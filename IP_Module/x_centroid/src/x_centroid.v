==> flow/design.v <==
`timescale 1ns / 1ps
module x_centroid #(
   parameter IMG_H = 11'd720,
   parameter IMG_W = 11'd1280
   )
   (
   input clk,
   input de,
   input h_sync,
   input v_sync,
   input mask,   
   input [10:0] x,
   input [10:0] y,
   input [23:0] pixel_in,
   output de_out,
   output hsync_out,
   output vsync_out,
   output [23:0] pixel_out
   );
   reg [10:0] x_pos = 0;
   reg [10:0] y_pos = 0;
   always @(posedge clk)
   begin       
       if (v_sync == 1'b1) begin
           x_pos <= 0;
           y_pos <= 0;
       end 
       else begin 
           if (de == 1'b1) begin
               x_pos <= x_pos + 1;
               if (x_pos == (IMG_W - 1)) begin
                   x_pos <= 0;
                   y_pos <= y_pos + 1;
               end 
               if (y_pos == (IMG_H - 1)) begin
                   y_pos <= 0;
               end
           end
       end
   end
    assign de_out = de;
    assign hsync_out = h_sync;
    assign vsync_out = v_sync;
    assign pixel_out = ((x_pos == x || y_pos == y) ? {8'hff, 8'd0, 8'd0} : pixel_in);   
endmodule
# == Reports on x_centroid ==
# The steps from the RTL of x_centroid to its reports follow in flow order.
# Lines are those of the file above, counted from 1.
# Operators: Yosys type, input widths -> output width; for muxes data width and select width s.
# Library cell names are shortened.
# The mark -- stands for no value.
# setup
design,x_centroid
clk_port,clk
library,sky130hd
lib_corner,tt_025C_1v80

# == Word-level counts ==
# Counts by Yosys on the flattened word-level netlist (proc, flatten, opt, wreduce; memories kept). Register bits leave out memories and registers merged into their read ports (data or address). Print and check cells are left out. Cells with the same type and inputs are merged into one.
# classes
n_eq,4
n_logic,0
n_cmp,0
multipliers,0
n_reduce_logical,3
add_sub_neg,2
shifts,0
div_mod_pow,0
muxes,4
# ops
cell,count
$mux 11,3
$mux 24,1
$add 11x1->11 const B,2
$eq 11x11->1,2
$eq 11x10->1 const B,1
$eq 11x11->1 const B,1
$reduce_and 2->1,1
$reduce_bool 2->1,1
$logic_or 1x1->1,1
# bits
in_bits,51
latchBits,0
mem_bits_ro,0
ramBits,0
word_cells,15
ff_bits,22
clocked_rd_ports_x_width,0
mem_count,0
out_inout_bits,27

# == Longest topological paths ==
# Depth = most cells in a row (Yosys ltp): at word level without a register or memory, in the mapped netlist without a sequential cell, where the memories' decode and read muxes count.
# depth
word_depth,3
abc_area,0
depth_mapped,6
depth_no_buf,5

# == Netlist ==
# Source: synth_stat.txt of the flow (Yosys; design flattened, memories mapped). It holds for the ABC_AREA given above (unset counts as 0); a run with the other value may have another netlist.
# mapped
seqArea_mm2,0.0004404
mapped_area_mm2,0.0016491
buf_cells,15
ffs,22
stdcells,199
# by_type
type,count,type_area_um2
dfxtp_1,22,440.422
xnor2_1,25,218.96
nor3b_1,17,127.622
nand4_1,15,93.84
or3_1,10,62.56
nand3_1,12,60.058
xor2_1,6,52.55
nor2_1,13,48.797
a21oi_1,8,40.038
nand2_1,9,33.782
o21ai_0,6,30.029
clkbuf_8,2,27.526
and4_1,3,26.275
ha_1,2,25.024
nor2b_1,4,25.024
nor3_1,5,25.024
a21o_1,3,22.522
buf_4,3,22.522
# Not listed: further types 23, cells in them 34.

# == Path before layout ==
# OpenSTA on the mapped netlist: ideal clock, no wires. The path of least setup slack (recovery checks aside). Input and output delay are each 20% of the period. Register names are those of the netlist, which keeps one name where synthesis merged equal registers.
# synth_timing
path_kind,input to output
from,input port x[2]
to,output port pixel_out[19]
path_delay_ns,1.025
in_delay_ns,0.584
driving_pins,5
arrival_time_ns,1.609
path_buffers,1
setup_slack_ns,0.727
required_time_ns,2.336
output_delay_ns,0.584
clock_period_ns,2.92
launch_ns,0.584
period_less_setup_slack_ns,2.193
# "path_delay_ns" = arrival - input delay + setup time.
# A path that ends at an output port has no setup time.
# "driving_pins": output pins that drive a net of the path, with the launching flip-flop's if there is one; two outputs of one cell count as two.
# "period_less_setup_slack_ns" is the clock period less the worst setup slack; recovery checks do not enter. This is arithmetic on one report: input and output delays are still those of the set period (20% each).
# The rows between start and end are the longest chain of elaborated cells between them; the timing report does not say that the signal goes this way. Where chains are equally long, one stands for them.
# A line is the first line of the expression or statement that the cell stems from. Yosys adds cells for indexed reads and writes and turns some case tables into memories.
# synth_between
path_cell_list,xnor2_1 > nand4_1 > nor3_1 > clkbuf_1 > or3_1
elab_chain_cells,3
cells_between,3
lines_between,1
classes_between,1 x eq/ne; 1 x mux; 1 x reduce/logical
# synth_lines
item,line,rtl
start: declaration,12,"input [10:0] x,"
$eq 11x11->1,44,"assign pixel_out = ((x_pos == x || y_pos == y) ? {8'hff, 8'd0, 8'd0} : pixel_in);"
$logic_or 1x1->1,44,
$mux 24,44,
end: declaration,18,output [23:0] pixel_out

# == Path in the finished layout ==
# From the final timing report of job 2: the path of least setup slack in the routed layout; clock arrival at registers is part of the times.
# layout_timing
path_kind,input to output
from,input port x[6]
to,output port pixel_out[14]
path_buffers,4
arrival_time_ns,2.11
setup_slack_ns,0.11
clock_period_ns,2.77
output_delay_ns,0.55
in_delay_ns,0.55
launch_ns,0.55
required_time_ns,2.22
driving_pins,8
# The rows between start and end are the longest chain of elaborated cells between them; the timing report does not say that the signal goes this way. Where chains are equally long, one stands for them.
# layout_between
path_cell_list,clkdlybuf4s50_1 > xnor2_1 > nand4_1 > nor3_2 > buf_4 > buf_6 > nor3b_1 > clkdlybuf4s15_1
elab_chain_cells,3
cells_between,3
lines_between,1
classes_between,1 x eq/ne; 1 x mux; 1 x reduce/logical
# layout_lines
item,line,rtl
start: declaration,12,"input [10:0] x,"
$eq 11x11->1,44,"assign pixel_out = ((x_pos == x || y_pos == y) ? {8'hff, 8'd0, 8'd0} : pixel_in);"
$logic_or 1x1->1,44,
$mux 24,44,
end: declaration,18,output [23:0] pixel_out

# Settings and measured results of 2 stored flow runs for module x_centroid (sky130hd), not sorted in any way. The constraints put input and output delay at 20% of the set period each and load the outputs with 0.01 pF.
# "timing.achieved_period_ns" means the clock period less the worst setup slack. The figure is calculated, with input and output delays left at 20% of the set period.
# By "design_power_mw" is meant OpenSTA's value without simulated activity: inputs other than the clock are taken to toggle once in ten clock periods, and the tool carries that through the logic.
# Among the settings, -- means not set for that run.
# A result given as -- is not shown for that run.
stored run,period_ns,CORE_UTILIZATION,SETUP_SLACK_MARGIN,PLACE_DENSITY,CELL_PAD_IN_SITES_GLOBAL_PLACEMENT,GPL_ROUTABILITY_DRIVEN,CTS_CLUSTER_SIZE,SLEW_MARGIN,CAP_MARGIN,CORE_MARGIN,CORE_ASPECT_RATIO,ABC_AREA,MAX_ROUTING_LAYER,synthArea_mm2,dieArea_mm2,final_cell_area_mm2,final_util_frac,worstSetupSlack_ns,holdWs_ns,design_power_mw,timing.achieved_period_ns
job 1,1.67,46,0.4,0.79,2,1,25,20,20,2,--,--,--,--,--,--,--,--,--,--,--
job 2,2.77,44,0.09,0.43,0,--,--,20,20,2,0.54,0,met5,0.0016491,0.0042769,0.0025349,0.703,0.107,0.523,0.7050,2.663
# Job 1: no final report: placement broke off with GPL-0301
